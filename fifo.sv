==> flow/design.v <==
module fifo (clk, rstp, src_in, dst_in, data_in, writep, readp, 
	src_out, dst_out, data_out, emptyp, fullp);
parameter	DEPTH = 2,		 
			MAX_COUNT = (1<<DEPTH);	 
input		clk;
input		rstp;
input [7:0]	src_in;
input [7:0]	dst_in;
input [31:0]	data_in;
input		readp;
input		writep;
output [7:0]	src_out;
output [7:0]	dst_out;
output [31:0]	data_out;
output		emptyp;
output		fullp;
reg [47:0] fifomem[0:MAX_COUNT];
reg 		emptyp;
reg		fullp;
reg [7:0]	src_out;
reg [7:0]	dst_out;
reg [31:0]	data_out;
reg [(DEPTH-1):0]	tail;
reg [(DEPTH-1):0]	head;
reg [DEPTH:0]	count;
integer i;
always @(posedge clk or posedge rstp) begin
   if (rstp == 1) begin
      src_out <= 8'b0;
      dst_out <= 8'b0;
      data_out <= 32'b0;
   end
   else begin
     {src_out,dst_out,data_out} <= fifomem[tail];  
   end
end 
  always @(posedge clk)  
   if (rstp == 1'b0) begin
     if (writep == 1'b1 && fullp == 1'b0)
      fifomem[head] <= {src_in,dst_in,data_in};
   end
always @(posedge clk) begin
   if (rstp == 1'b1) begin
      head <= 0;  
   end
   else begin
     if (writep == 1'b1 && fullp == 1'b0) begin  
         head <= head + 1;
      end
   end
end
always @(posedge clk) begin
  if (rstp == 1'b1) begin  
      tail <= 0;
   end
   else begin
     if (readp == 1'b1 && emptyp == 1'b0) begin  
         tail <= tail + 1;
      end
   end
end
always @(posedge clk) begin
   if (rstp == 1'b1) begin
      count <= 0;
   end
   else begin
      case ({readp, writep})
         2'b00: count <= count;
         2'b01: 
            if (!fullp) 
               count <= count + 1;
         2'b10: 
            if (!emptyp)
               count <= count - 1;
         2'b11:
            count <= count;
      endcase
   end
end
always @(count) begin
   if (count == 0)
     emptyp = 1'b1;
   else
     emptyp = 1'b0;
end
always @(count) begin
   if (count < MAX_COUNT)
      fullp = 1'b0;
   else
      fullp = 1'b1;
end
endmodule
* From RTL to reports: fifo
What the tools print for fifo, step after step.
Lines are those of the file above, counted from 1.
Operators: Yosys type, input widths -> output width; for muxes data width and select width s.
Cell names lack the library's common part.
Not given: -
- Top :: fifo
- Clock :: clk
- Library :: sky130hd
- Corner :: tt_025C_1v80

* Word-level counts
Counts by Yosys on the flattened word-level netlist (proc, flatten, opt, wreduce; memories kept). Register bits leave out memories and registers merged into their read ports (data or address). Print and check cells are left out. Cells with the same type and inputs are merged into one.
Memory sizes are those after Yosys's memory passes, which may raise the word count (mostly to a power of two), join words into wider ones and drop unused or constant bits.
- Register bits after elaboration :: 7
- Bits in writable memories :: 240
- Clocked read ports x word width :: 48
- Memories :: 1
- Bits of input ports :: 52
- Elaborated cells :: 30
** Memory list
- fifomem :: depth 5, width 48, read ports 1, write ports 1, RTL line 17 : reg [47:0] fifomem[0:MAX_COUNT];
- Add/sub/neg operators :: 4
- Magnitude comparators :: 1
- Eq/ne operators :: 4
- Muxes and demuxes :: 11
- Bitwise logic cells :: 1
- Reduce/logical cells :: 5
** Operator list (number)
- $mux 48 :: 2
- $mux 3 :: 4
- $pmux 3 s2 :: 1
- $add 2x1->2 const B :: 2
- $ne 2x2->1 const B :: 2
- $mux 1 :: 4
- $add 3x1->3 const B :: 1
- $sub 3x1->3 const B :: 1
- $lt 3x3->1 const B :: 1
- $logic_not 3->1 :: 1
- $reduce_and 3->1 :: 1
- $logic_and 1x1->1 :: 2
- $eq 2x1->1 const B :: 1
- $eq 2x2->1 const B :: 1
- $reduce_bool 2->1 :: 1
- $not 1->1 :: 1

* Logic depth
Yosys ltp: most cells in a row. Word level: on the elaborated netlist, between registers, memories and ports. Mapped: between sequential cells and ports; inverters and the memories' decode and read muxes count.
- Depth in word-level cells :: 4
- ABC_AREA :: 1
- Mapped depth :: 8
- Gate-level depth less buffers :: 8

* Synthesis result
Source: synth_stat.txt of the flow (Yosys; design flattened, memories mapped). It holds for the ABC_AREA given above (unset counts as 0); a run with the other value may have another netlist.
The area totals of this step are shown rounded.
- Mapped cells :: 582
- Synthesis area :: 0.00876 mm2
- Flip-flop cells :: 247
- Buffers :: 31
** Cells by type
- edfxtp_1 :: number 192, total area 5765.53 um2
- dfrtp_1 :: number 48, total area 1.2E+03 um2
- o21ai_0 :: number 90, total area 450.432 um2
- nor2_1 :: number 106, total area 397.882 um2
- o22ai_1 :: number 48, total area 300.288 um2
- dfxtp_1 :: number 7, total area 140.134 um2
- buf_6 :: number 6, total area 67.565 um2
- inv_1 :: number 18, total area 67.565 um2
- buf_2 :: number 12, total area 60.058 um2
- nand2_1 :: number 16, total area 60.058 um2
- ha_1 :: number 4, total area 50.048 um2
- o21ai_1 :: number 8, total area 40.038 um2
- a21oi_1 :: number 5, total area 25.024 um2
- clkbuf_2 :: number 5, total area 25.024 um2
- buf_4 :: number 3, total area 22.522 um2
- fa_1 :: number 1, total area 20.019 um2
- nand3_1 :: number 4, total area 20.019 um2
- clkbuf_1 :: number 5, total area 18.768 um2
Not listed: further types 4, cells in them 4.

* Path before layout
OpenSTA on the mapped netlist: ideal clock, no wires. The path of least setup slack (recovery checks aside). Input and output delay are each 20% of the period. Register names are those of the netlist, which keeps one name where synthesis merged equal registers.
- Path type :: input to register
- From :: input port rstp
- To :: memory fifomem[0][0]
- Clock period :: 5.82 ns
- Setup time :: 0.454 ns
- Arrival :: 4.599 ns
- Required time :: 5.366 ns
- Slack :: 0.767 ns
- Path delay :: 3.889 ns
- Stages on the path :: 3
- Synthesis period reached :: 5.053 ns
"path delay" is the arrival time less input delay plus setup time.
"stages on the path" counts driving pins, that of a launching flip-flop among them; a cell with two outputs on the path counts twice.
"synthesis period reached" is the clock period less the worst setup slack; recovery checks do not enter. This is arithmetic on one report: input and output delays are still those of the set period (20% each).
Between the ends stands the longest chain of elaborated cells between them, by number of cells; it is not shown to be the way that was timed. Of several equally long chains one is given.
A line is the first line of the expression or statement that the cell stems from. Yosys adds cells for indexed reads and writes and turns some case tables into memories.
The path ends at the enable pin of a flip-flop; only ways to that pin are counted.
- Path through :: inv_1 nand2_1 nor2_1
- Length of the longest elaborated chain :: 1
** RTL lines, path after synthesis
- start, declared :: RTL line 6 : input rstp;
- $mux 3 :: RTL line 38 : if (rstp == 1'b0) begin
- end, declared :: RTL line 17 : reg [47:0] fifomem[0:MAX_COUNT];

* Timing after layout
From the final timing report of entry A: the path of least setup slack in the routed layout; clock arrival at registers is part of the times.
- Path type :: input to register
- From :: input port writep
- To :: memory fifomem[3][45]
- Clock period :: 5.79 ns
- Setup time :: 0.33 ns
- Arrival :: 3.32 ns
- Required time :: 5.97 ns
- Slack :: 2.65 ns
- Stages on the path :: 6
Between the ends stands the longest chain of elaborated cells between them, by number of cells; it is not shown to be the way that was timed. Of several equally long chains one is given.
The path ends at the enable pin of a flip-flop; only ways to that pin are counted.
- Path through :: clkdlybuf4s50_1 inv_1 nor2_1 nand2_1 nor2_4 buf_4
- Length of the longest elaborated chain :: 3
** RTL lines, path after layout
- start, declared :: RTL line 11 : input writep;
- $logic_and 1x1->1 :: RTL line 39 : if (writep == 1'b1 && fullp == 1'b0)
- $mux 3 :: RTL line 39
- $mux 3 :: RTL line 38 : if (rstp == 1'b0) begin
- end, declared :: RTL line 17 : reg [47:0] fifomem[0:MAX_COUNT];

Top module fifo; platform sky130hd; tools Yosys and OpenROAD; 2 stored runs in no particular order. Input and output delays are each 20% of the period that was set; the output load is 0.01 pF.
"clock period reached" means the clock period less the worst setup slack. The figure is calculated, with input and output delays left at 20% of the set period.
"worst setup path time": the worst setup path's part of the clock period (all of it between registers, 20% less for each end at a port) less its slack. A launch clock that arrives late makes it longer, a capture clock that arrives late makes it shorter.
"total power of the final layout" is the tool's figure for a default switching activity; nothing was simulated.
Results are given in rounded form.

* Entry A
** Files
==> flow/run.sh <==
#!/bin/bash
# the make line also repeats the synthesis and layout settings of config.mk as NAME=value (left out here)
make -C /OpenROAD-flow-scripts/flow DESIGN_CONFIG=/design/flow/config.mk WORK_HOME=/design/flow/orfs CLKGATE_MAP_FILE= finish
==> flow/config.mk <==
export PLATFORM = sky130hd
export DESIGN_NAME = fifo
export DESIGN_NICKNAME = fifo
export VERILOG_FILES = /design/flow/design.v
export SDC_FILE = /design/flow/constraint.sdc
export NUM_CORES = 4
export LEC_CHECK = 0
export ABC_AREA = 1
export CAP_MARGIN = 40
export CORE_ASPECT_RATIO = 0.88
export CORE_MARGIN = 2
export CORE_UTILIZATION = 31
export GPL_ROUTABILITY_DRIVEN = 0
export MAX_ROUTING_LAYER = met5
export PLACE_DENSITY_LB_ADDON = 0.22
export SETUP_SLACK_MARGIN = 0.32
export SLEW_MARGIN = 0
export TNS_END_PERCENT = 50
==> flow/constraint.sdc <==
create_clock -name core_clock -period 5.79 [get_ports {clk}]
set_input_delay 1.1580 -clock core_clock [delete_from_list [all_inputs] [get_ports {clk}]]
set_output_delay 1.1580 -clock core_clock [all_outputs]
set_load 0.01 [all_outputs]
** Results
- Total power of the final layout :: 4160 uW
- Utilization after layout :: 0.4
- Full die area :: 0.0296 mm2
- Clock period reached :: 3.137 ns
- Worst slack on setup checks :: 2.65 ns
- Post-synthesis cell area :: 0.00876 mm2
- Worst setup path time :: 1.98 ns
- Worst setup path type :: input to register
- Lowest hold slack :: 0.508 ns

* Entry B
** Files
==> flow/run.sh <==
#!/bin/bash
# the make line also repeats the synthesis and layout settings of config.mk as NAME=value (left out here)
make -C /OpenROAD-flow-scripts/flow DESIGN_CONFIG=/design/flow/config.mk WORK_HOME=/design/flow/orfs CLKGATE_MAP_FILE= finish
==> flow/config.mk <==
export PLATFORM = sky130hd
export DESIGN_NAME = fifo
export DESIGN_NICKNAME = fifo
export VERILOG_FILES = /design/flow/design.v
export SDC_FILE = /design/flow/constraint.sdc
export NUM_CORES = 4
export LEC_CHECK = 0
export CAP_MARGIN = 20
export CORE_MARGIN = 2
export CORE_UTILIZATION = 40
export SLEW_MARGIN = 20
==> flow/constraint.sdc <==
create_clock -name core_clock -period 3.35 [get_ports {clk}]
set_input_delay 0.6700 -clock core_clock [delete_from_list [all_inputs] [get_ports {clk}]]
set_output_delay 0.6700 -clock core_clock [all_outputs]
set_load 0.01 [all_outputs]
** Results
- Total power of the final layout :: 7170 uW
- Utilization after layout :: 0.514
- Full die area :: 0.0229 mm2
- Clock period reached :: 2.323 ns
- Worst slack on setup checks :: 1.03 ns
- Post-synthesis cell area :: 0.00869 mm2
- Worst setup path time :: 1.65 ns
- Worst setup path type :: register to output
- Lowest hold slack :: 0.552 ns
